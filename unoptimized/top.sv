==> flow/design.v <==
module elevator(
    input logic clk, rst,
    input logic [2:0] floor,
    output logic [2:0] out
);
    typedef enum logic [2:0] {
        S0 = 3'b000, S1 = 3'b001, S2 = 3'b010, S3 = 3'b011,
        S4 = 3'b100, S5 = 3'b101, S6 = 3'b110, S7 = 3'b111
    } State;
    State cs, ns;
    logic [3:0] redundant_counter;  
    logic dummy_signal;  
    always_ff @(posedge clk or negedge rst) begin
        if (!rst) begin
            cs <= S0;
            redundant_counter <= 4'b0000; 
            dummy_signal <= 1'b0;
        end else begin
            cs <= ns;
            redundant_counter <= redundant_counter + 1;  
            dummy_signal <= ~dummy_signal;  
        end
    end
    always_comb begin
        ns = cs;
        case(cs)
            S0: if (floor > 3'b000) ns = S1;
            S1: if (floor > 3'b001) ns = S2; else if (floor < 3'b001) ns = S0;
            S2: if (floor > 3'b010) ns = S3; else if (floor < 3'b010) ns = S1;
            S3: if (floor > 3'b011) ns = S4; else if (floor < 3'b011) ns = S2;
            S4: if (floor > 3'b100) ns = S5; else if (floor < 3'b100) ns = S3;
            S5: if (floor > 3'b101) ns = S6; else if (floor < 3'b101) ns = S4;
            S6: if (floor > 3'b110) ns = S7; else if (floor < 3'b110) ns = S5;
            S7: if (floor < 3'b111) ns = S6;
        endcase
    end
    assign out = cs ^ redundant_counter[2:0];  
endmodule
module top(
    input logic clk, rst,
    input logic [2:0] floor1, floor2, floor3,
    output logic [2:0] out1, out2, out3
);
    logic [3:0] wasteful_counter;  
    logic redundant_signal;  
    logic dummy_latch;  
    always_ff @(posedge clk or negedge rst) begin
        if (!rst) begin
            wasteful_counter <= 4'b0000;
            redundant_signal <= 1'b0;
            dummy_latch <= 1'b0;
        end else begin
            wasteful_counter <= wasteful_counter + 1;
            redundant_signal <= ~redundant_signal;  
            dummy_latch <= wasteful_counter[1];  
        end
    end
    elevator e1 (.clk(clk), .rst(rst), .floor(floor1), .out(out1));
    elevator e2 (.clk(clk), .rst(rst), .floor(floor2), .out(out2));
    elevator e3 (.clk(clk), .rst(rst), .floor(floor3), .out(out3));
endmodule
## From RTL to reports: top

What the tools print for top, step after step.
Lines are those of the file above, counted from 1.
Operators: Yosys type, input widths -> output width; for muxes data width and select width s.
A cell with - has no value.

| set-up | value |
|---|---|
| design top | top |
| clock port | clk |
| library | sky130hd |
| corner | tt_025C_1v80 |

## After elaboration

Source: Yosys, flattened and elaborated, memories not mapped. Widths are those after wreduce. Registers that Yosys merges into a memory's read port (data or address) are not register bits. Print and check cells do not count. Equal cells are merged and count once.

| storage and ports | value |
|---|---|
| output and inout bits | 9 |
| input bits | 11 |
| bits in registers | 21 |
| cells after elaboration | 150 |

| operators by class | value |
|---|---|
| reduce/logical cells | 6 |
| bitwise operators | 3 |
| magnitude comparators | 42 |
| $add $sub $neg | 3 |
| eq/ne operators | 45 |
| mux-type cells | 45 |

Operator list:

| operator | number |
|---|---|
| $mux 3 | 42 |
| $pmux 3 s8 | 3 |
| $ne 3x1->1 const B | 18 |
| $lt 3x3->1 const B | 12 |
| $eq 3x3->1 const B | 12 |
| $gt 3x3->1 const B | 9 |
| $reduce_and 8->1 | 3 |
| $gt 3x1->1 const B | 6 |
| $gt 3x2->1 const B | 6 |
| $lt 3x2->1 const B | 6 |
| $eq 3x2->1 const B | 6 |
| $ne 2x1->1 const B | 6 |
| $add 4x1->4 const B | 3 |
| $lt 3x1->1 const B | 3 |
| $eq 3x1->1 const B | 3 |
| $xor 3x3->3 | 3 |
| $logic_not 3->1 | 3 |

## Logic depth

Longest topological path by Yosys (ltp), each cell counted once; first at word level (registers and memories cut), then after technology mapping (sequential cells cut; the memories' decode and read muxes count).

| depth | value |
|---|---|
| depth after elaboration | 4 |
| ABC_AREA | 0 |
| mapped depth | 4 |
| gate-level depth less buffers | 3 |

## Mapped cells and area

Source: synth_stat.txt of the flow (Yosys; design flattened, memories mapped). It holds for the ABC_AREA given above (unset counts as 0); a run with the other value may have another netlist.

| mapped netlist | value |
|---|---|
| synthesis area | 960.9 um2 |
| area of sequential cells | 450.4 um2 |
| buffer cells | 7 |
| cells in the netlist | 94 |
| mapped flip-flops | 18 |

Cell types:

| cell | number | total area (um2) |
|---|---|---|
| sky130_fd_sc_hd__dfrtp_1 | 18 | 450.432 |
| sky130_fd_sc_hd__xor2_1 | 12 | 105.101 |
| sky130_fd_sc_hd__xnor2_1 | 8 | 70.067 |
| sky130_fd_sc_hd__a21oi_1 | 10 | 50.048 |
| sky130_fd_sc_hd__ha_1 | 3 | 37.536 |
| sky130_fd_sc_hd__a31o_1 | 3 | 26.275 |
| sky130_fd_sc_hd__buf_2 | 5 | 25.024 |
| sky130_fd_sc_hd__o21ai_0 | 5 | 25.024 |
| sky130_fd_sc_hd__inv_1 | 6 | 22.522 |
| sky130_fd_sc_hd__buf_6 | 1 | 11.261 |
| sky130_fd_sc_hd__nor2_1 | 3 | 11.261 |
| sky130_fd_sc_hd__nand3_1 | 2 | 10.01 |
| sky130_fd_sc_hd__nor3_1 | 2 | 10.01 |
| sky130_fd_sc_hd__o21ai_1 | 2 | 10.01 |
| sky130_fd_sc_hd__o32a_1 | 1 | 10.01 |
| sky130_fd_sc_hd__a211o_1 | 1 | 8.758 |
| sky130_fd_sc_hd__or3b_1 | 1 | 8.758 |
| sky130_fd_sc_hd__a211oi_1 | 1 | 7.507 |

Not listed: further types 9, cells in them 10.
By module: a second synthesis without flattening, with its own total; a netlist apart from the flattened one above.

| unflattened totals | value |
|---|---|
| cells (unflattened synthesis) | 96 |
| area (unflattened synthesis) | 1,002.2 um2 |

Each row is one instance without its submodules.

Modules:

| module | seq. area (um2) | times used | area (um2) | cells |
|---|---|---|---|---|
| elevator | 150.1 | 3 | 334.1 | 32 |
| top | 0.0 | 1 | 0.0 | 0 |

## Path before layout

Source: OpenSTA report_checks on the synthesized netlist (no wires, ideal clock, input and output delay 20% of the period each), path of least setup slack; recovery checks are left aside. Register names are those of the netlist, which keeps one name where synthesis merged equal registers.

| timing after synthesis | value |
|---|---|
| kind | reg2reg |
| start | reg e2.cs[0] |
| end | reg e2.cs[1] |
| path delay | 1.107 ns |
| stages on the path | 5 |
| data required time | 1.506 ns |
| setup time | 0.064 ns |
| period | 1.57 ns |
| arrival time | 1.043 ns |
| time at the first pin | 0.000 ns |
| path slack | 0.463 ns |
| synthesis period reached | 1.107 ns |

"path delay" = arrival - input delay + setup time.
"stages on the path" counts driving pins, that of a launching flip-flop among them; a cell with two outputs on the path counts twice.
"synthesis period reached" = period - worst setup slack (recovery checks aside). The figure is calculated, with input and output delays left at 20% of the set period.
Between the ends stands the longest chain of elaborated cells between them, by number of cells; it is not shown to be the way that was timed. Of several equally long chains one is given.
A line is the first line of the expression or statement that the cell stems from. Yosys adds cells for indexed reads and writes and turns some case tables into memories.

| between the ends, after synthesis | value |
|---|---|
| path through | sky130_fd_sc_hd__dfrtp_1 -> sky130_fd_sc_hd__buf_6 -> sky130_fd_sc_hd__or3b_1 -> sky130_fd_sc_hd__a21oi_1 -> sky130_fd_sc_hd__a211o_1 |
| length of the longest elaborated chain | 3 |

RTL lines, path after synthesis:

| item | RTL line | source |
|---|---|---|
| from (decl) | 10 | `State cs, ns;` |
| from (assign) | 15 | `cs <= S0;` |
| from (assign) | 19 | `cs <= ns;` |
| $eq 3x3->1 | 26 | `case(cs)` |
| $ne 2x1->1 | - |  |
| $reduce_and 8->1 | - |  |
| to (assign) | 15 |  |
| to (assign) | 19 |  |
| to (decl) | 10 |  |

## Path in the finished layout

Path of least setup slack in the final report of flow run 1 (OpenROAD, finished layout, wires in). Where an end is a register, its clock arrival counts in the times.

| timing post-layout | value |
|---|---|
| kind | reg2out |
| start | reg e3.cs[1] |
| end | out out3[1] |
| stages on the path | 3 |
| output delay | 0.25 ns |
| data required time | 1.02 ns |
| time at the first pin | 0.29 ns |
| path slack | 0.00 ns |
| arrival time | 1.02 ns |
| period | 1.27 ns |

Between the ends stands the longest chain of elaborated cells between them, by number of cells; it is not shown to be the way that was timed. Of several equally long chains one is given.

| between the ends, post-layout | value |
|---|---|
| path through | sky130_fd_sc_hd__dfrtp_1 -> sky130_fd_sc_hd__xor2_1 -> sky130_fd_sc_hd__buf_2 |
| length of the longest elaborated chain | 1 |

RTL lines, path post-layout:

| item | RTL line | source |
|---|---|---|
| from (decl) | 10 | `State cs, ns;` |
| from (assign) | 15 | `cs <= S0;` |
| from (assign) | 19 | `cs <= ns;` |
| $xor 3x3->3 | 37 | `assign out = cs ^ redundant_counter[2:0];` |
| to (decl) | 42 | `output logic [2:0] out1, out2, out3` |

==> results <==
Top module top; platform sky130hd; tools Yosys and OpenROAD; 2 stored runs in no particular order. Input and output delays are each 20% of the period that was set; the output load is 0.01 pF.
"time on the worst setup path" is the time allowed to the run's worst setup path (the clock period less input and output delay, where it has them) less its slack. Clock arrival times count: a late capture clock shortens it, a late launch clock lengthens it.
By "overall power" is meant OpenSTA's value without simulated activity: inputs other than the clock are taken to toggle once in ten clock periods, and the tool carries that through the logic.
A setting shown as . is not set for that run.
A result given as . is not shown for that run.

| setting or result | flow run 1 | flow run 2 |
|---|---|---|
| period_ns | 1.27 | 1.24 |
| SETUP_SLACK_MARGIN | -0.03 | 0.06 |
| CAP_MARGIN | 20 | 20 |
| CORE_MARGIN | 2 | 2 |
| CORE_UTILIZATION | 40 | 61 |
| SLEW_MARGIN | 20 | 10 |
| PLACE_DENSITY | . | 0.42 |
| CORE_ASPECT_RATIO | . | 1.84 |
| CELL_PAD_IN_SITES_GLOBAL_PLACEMENT | . | 0 |
| CELL_PAD_IN_SITES_DETAIL_PLACEMENT | . | 1 |
| ABC_AREA | . | 0 |
| GPL_ROUTABILITY_DRIVEN | . | 1 |
| std-cell area (final layout) (um2) | 1,283.7 | . |
| overall die area (um2) | 2,810.6 | . |
| setup slack of the critical path (ns) | -0.001 | . |
| overall power (uW) | 2,543 | . |
| area of the synthesized netlist (um2) | 960.9 | . |
| post-route utilization | 0.575 | . |
| time on the worst setup path (ns) | 1.02 | . |
| kind of the worst setup path | reg2out | . |

Flow run 2: incomplete, floorplanning halted on PDN-0185
